==> flow/design.v <==
module contador_ascendente_descendente(
    input wire clk,
    input wire r,
    input wire s,
    output wire [2:0] leds
);
wire D2, D1, D0;
wire Q2, Q1, Q0;
assign D2 = (~r & Q2) | (~s & Q2 & Q0) | (~s & Q2 & Q1) | (s & ~r & Q1 & Q0);
assign D1 = (~r & Q1 & ~Q0) | (~s & Q1 & Q0) | (~s & r & Q2 & ~Q1 & ~Q0) | 
            (s & ~r & ~Q1 & Q0) | (s & ~r & Q2 & Q0);
assign D0 = (~s & ~r & Q0) | (~s & r & Q1 & ~Q0) | (~s & r & Q2 & ~Q0) | 
            (s & ~r & Q2 & Q1) | (s & ~r & ~Q0);
FF_D ffd_2(.D(D2), .clk(clk), .Q(Q2), .Qn());
FF_D ffd_1(.D(D1), .clk(clk), .Q(Q1), .Qn());
FF_D ffd_0(.D(D0), .clk(clk), .Q(Q0), .Qn());     
assign leds = {Q2, Q1, Q0};
endmodule
module FF_D(
    input wire D,
    input wire clk,
    output reg Q = 0,
    output wire Qn
);
    always @(posedge clk) begin
        Q <= D;
    end
    assign Qn = ~Q;
endmodule
module FSM_3FFD_IOCars(
    input wire clk,
    input wire a,  
    input wire b,  
    output wire S, 
    output wire R,  
    output wire Q2,  
    output wire Q1,  
    output wire Q0   
);
    wire D2, D1, D0;  
    assign D2 = (b & Q2 & ~Q1) | (~a & b & ~Q1 & ~Q0) |
                (a & Q2 & Q1 & ~Q0) | (a & Q2 & ~Q1 & Q0);
    assign D1 = (b & ~Q2 & Q1) | (a & b & ~Q2 & Q0) |
                (a & ~b & Q2 & ~Q1 & Q0) | (a & ~b & Q2 & Q1 & ~Q0);
    assign D0 = (~a & b & ~Q2 & Q1) | (a & ~b & ~Q2 & ~Q1) | 
                (a & b & Q2 & ~Q1) | (a & ~b & ~Q2 & ~Q0) |
                (a & b & Q2 & ~Q0);
    FF_D ff2 (.D(D2), .clk(clk), .Q(Q2), .Qn());
    FF_D ff1 (.D(D1), .clk(clk), .Q(Q1), .Qn());
    FF_D ff0 (.D(D0), .clk(clk), .Q(Q0), .Qn());
    assign S = ~a & ~b & ~Q2 & Q1 & Q0;
    assign R = ~a & ~b & Q2 & Q1 & ~Q0;
endmodule
module TFI_m(
  input CLK,
  input BTN1,
  input BTN2,
  output wire LED3,
  output wire LED2,
  output wire LED1,
  output wire LED0
);
  wire sensor_a, sensor_b;
  antirebote_temporal debounce_a (
    .clk(CLK),
    .entrada(BTN1),
    .pulso_valido(sensor_a)
  );
  antirebote_temporal debounce_b (
    .clk(CLK),
    .entrada(BTN2),
    .pulso_valido(sensor_b)
  );
  wire S, R;
  FSM_3FFD_IOCars fsm_sensores (
    .clk(CLK),
    .a(sensor_a),
    .b(sensor_b),
    .S(S),
    .R(R)
  );
  wire [2:0] cuenta_autos;
  contador_ascendente_descendente contador (
    .clk(CLK),
    .r(R),
    .s(S),
    .leds(cuenta_autos)
  );
  assign {LED3, LED2, LED1, LED0} = {1'b0, cuenta_autos};
endmodule
module antirebote_temporal (
    input clk,                  
    input entrada,              
    output reg pulso_valido     
);
    parameter DEBOUNCE_TICKS = 20'd240_000;  
    reg entrada_ant = 0;        
    reg [19:0] tiempo = 0;      
    reg medir = 0;              
    always @(posedge clk) begin  
        if (medir) begin
            if (tiempo < 20'hFFFFF)
                tiempo <= tiempo + 1;
        end
        if (entrada_ant == 1 && entrada == 0) begin
            if (tiempo > DEBOUNCE_TICKS) begin
                pulso_valido <= 1;   
            end else begin
                pulso_valido <= 0;   
            end
            tiempo <= 0;     
            medir <= 1;      
        end else begin
            pulso_valido <= 0;   
        end
        entrada_ant <= entrada;  
    end
endmodule
# ---- Step by step through the tools: TFI_m
# Tool output for the design above, in the order of the flow.
# Lines are those of the file above, counted from 1.
# Operators carry their Yosys type and port widths (W data, S select, Z words).
# Library cell names are shortened.
# The mark n/a stands for no value.
dict set report design {
  top {TFI_m}
  clock {CLK}
  library {sky130hd}
  pvt_corner {tt_025C_1v80}
}

# ---- Elaborated design
# Counts by Yosys on the flattened word-level netlist (proc, flatten, opt, wreduce; memories kept). Register bits leave out memories and registers merged into their read ports (data or address); mux counts leave out enables and synchronous resets folded into registers. Print and check cells are left out. Cells with the same type and inputs are merged into one.
dict set report classes {
  add_sub_neg 2
  compare 4
  n_mux 2
  n_logic 94
  reduce_and_logical 4
}
# op n
set ops {}
lappend ops {{$and A1 B1 Y1} 62}
lappend ops {{$add A20 B1 Y20 const B} 2}
lappend ops {{$gt A20 B18 Y1 const B} 2}
lappend ops {{$lt A20 B20 Y1 const B} 2}
lappend ops {{$or A1 B1 Y1} 21}
lappend ops {{$not A1 Y1} 11}
lappend ops {{$reduce_and A2 Y1} 2}
lappend ops {{$logic_and A1 B1 Y1} 2}
lappend ops {{$mux W1} 2}
dict set report word_totals {
  reg_bits 52
  inputBits 3
  out_inout_bits 4
}

# ---- Logic depth
# Longest topological path by Yosys (ltp), each cell counted once; first at word level (registers and memories cut), then after technology mapping (sequential cells cut; the memories' decode and read muxes count).
dict set report depth {
  word_depth 13
  ABC_AREA 1
  ltp_mapped 10
  mapped_depth_nobuf 10
}

# ---- Synthesis result
# Yosys stat after the flow's synthesis: flattened, memories mapped to cells. It holds for the ABC_AREA given above (unset counts as 0); a run with the other value may have another netlist.
# The area totals of this step are shown rounded.
dict set report mapped {
  cells 478
  yosys_area_um2 3200
  sequential_area_um2 1100
  ffs 52
  n_buf 7
}
# cell n
set by_type {}
lappend by_type {dfxtp_1 50}
lappend by_type {nand2_1 120}
lappend by_type {nor2_1 67}
lappend by_type {nand3_1 43}
lappend by_type {inv_1 55}
lappend by_type {a21oi_2 16}
lappend by_type {xor2_1 14}
lappend by_type {nor2_4 8}
lappend by_type {nand2_2 14}
lappend by_type {a21oi_1 17}
lappend by_type {o21ai_0 15}
lappend by_type {edfxtp_1 2}
lappend by_type {nand2_4 5}
lappend by_type {ha_1 4}
lappend by_type {nand4_1 8}
lappend by_type {buf_8 2}
lappend by_type {xnor2_1 3}
lappend by_type {nor2_2 4}
# Other cell types: 18; their cells: 31.

# ---- Worst setup path after synthesis
# Source: OpenSTA report_checks on the synthesized netlist (no wires, ideal clock, input and output delay 20% of the period each), path of least setup slack; recovery checks are left aside. Register names are those of the netlist, which keeps one name where synthesis merged equal registers.
dict set report synth_timing {
  path_kind {input-to-reg}
  startpoint {input port BTN2}
  endpoint {register debounce_b.medir}
  period_ns 2.38
  in_delay_ns 0.476
  setup_ns 0.370
  t_first_pin_ns 0.476
  arrival_ns 1.229
  required_ns 2.010
  setup_slack_ns 0.781
  path_delay_ns 1.123
  stages 2
  n_path_buf 1
  period_less_setup_slack_ns 1.599
}
# "path_delay_ns" = arrival - input delay + setup time.
# "stages" counts driving pins, that of a launching flip-flop among them; a cell with two outputs on the path counts twice.
# "period_less_setup_slack_ns" is the clock period less the worst setup slack; recovery checks do not enter. This is arithmetic on one report: input and output delays are still those of the set period (20% each).
# The rows between start and end are the longest chain of elaborated cells between them; the timing report does not say that the signal goes this way. Where chains are equally long, one stands for them.
# A line is the first line of the expression or statement that the cell stems from. Yosys adds cells for indexed reads and writes and turns some case tables into memories.
dict set report synth_between {
  path_cell_list {nor2_1 > clkbuf_1}
  elab_chain_cells 2
}
# item line
set synth_rtl {}
lappend synth_rtl {{start: declaration} 57} ;# input BTN2,
lappend synth_rtl {{$not A1 Y1} 105} ;# if (entrada_ant == 1 && entrada == 0) begin
lappend synth_rtl {{$logic_and A1 B1 Y1} 105}
lappend synth_rtl {{end: assignment} 112} ;# medir <= 1;
lappend synth_rtl {{end: declaration} 99} ;# reg medir = 0;

# ---- Path in the finished layout
# From the final timing report of flow run B: the path of least setup slack in the routed layout; clock arrival at registers is part of the times.
dict set report layout_timing {
  path_kind {reg-to-reg}
  startpoint {register debounce_b.tiempo[1]}
  endpoint {register debounce_b.tiempo[18]}
  period_ns 1.59
  setup_ns 0.09
  t_first_pin_ns 0.31
  arrival_ns 1.72
  required_ns 1.80
  setup_slack_ns 0.08
  stages 9
  n_path_buf 0
}
# The rows between start and end are the longest chain of elaborated cells between them; the timing report does not say that the signal goes this way. Where chains are equally long, one stands for them.
dict set report layout_between {
  path_cell_list {dfxtp_4 > ha_4 > nand2_4 > nor2_4 > nand3_2 > nor3_1 > nand3_1 > nand2_1 > nor2_1}
  elab_chain_cells 2
}
# item line
set layout_rtl {}
lappend layout_rtl {{start: declaration} 98} ;# reg [19:0] tiempo = 0;
lappend layout_rtl {{start: assignment} 103} ;# tiempo <= tiempo + 1;
lappend layout_rtl {{start: assignment} 111} ;# tiempo <= 0;
lappend layout_rtl {{$lt A20 B20 Y1} 102} ;# if (tiempo < 20'hFFFFF)
lappend layout_rtl {{$reduce_and A2 Y1} n/a}
lappend layout_rtl {{end: assignment} 103}
lappend layout_rtl {{end: assignment} 111}
lappend layout_rtl {{end: declaration} 98}

; 2 stored runs of TFI_m in the flow (synthesis by Yosys, layout by OpenROAD, sky130hd cells), in arbitrary order. Constraints: input delay and output delay 20% of the set period each, output load 0.01 pF.
; "clock_period_reached_ns" means the clock period less the worst setup slack. The figure is calculated, with input and output delays left at 20% of the set period.
; "worst_path_ns" = time allowed to the worst setup path (clock period - input delay - output delay, where it has them) - its slack; a late launch clock adds to it, a late capture clock takes from it.
; "fin_power_mw" rests on the timing tool's default activity at the inputs, not on a simulated workload.
; The results are shown rounded.

[flow run A: settings]
period_ns = 2.53
CORE_UTILIZATION = 54
PLACE_DENSITY = 0.88
CORE_ASPECT_RATIO = 0.74
CORE_MARGIN = 8
CELL_PAD_IN_SITES_GLOBAL_PLACEMENT = 2
CELL_PAD_IN_SITES_DETAIL_PLACEMENT = 2
TNS_END_PERCENT = 65
GPL_TIMING_DRIVEN = 1
CTS_CLUSTER_SIZE = 62
CAP_MARGIN = 0
SLEW_MARGIN = 20
[flow run A: results]
outcome = stopped before the end: placement reported GPL-0301

[flow run B: settings]
period_ns = 1.59
CORE_UTILIZATION = 50
SETUP_SLACK_MARGIN = 0.31
PLACE_DENSITY_LB_ADDON = 0.11
HOLD_SLACK_MARGIN = 0.22
CORE_MARGIN = 9
TNS_END_PERCENT = 90
ABC_AREA = 1
CTS_CLUSTER_SIZE = 32
CAP_MARGIN = 30
SLEW_MARGIN = 10
[flow run B: results]
clock_period_reached_ns = 1.508
finish.utilization_frac = 0.71
worst_path_ns = 1.51
critical_path_kind = reg-to-reg
fin_power_mw = 2.6
fin_hold_ws_ns = 0.46
final_cell_area_um2 = 4300
die_footprint_um2 = 9700
setup_tns_ns = 0.000
yosys.chip_area_um2 = 3200
ws_setup_ns = 0.082
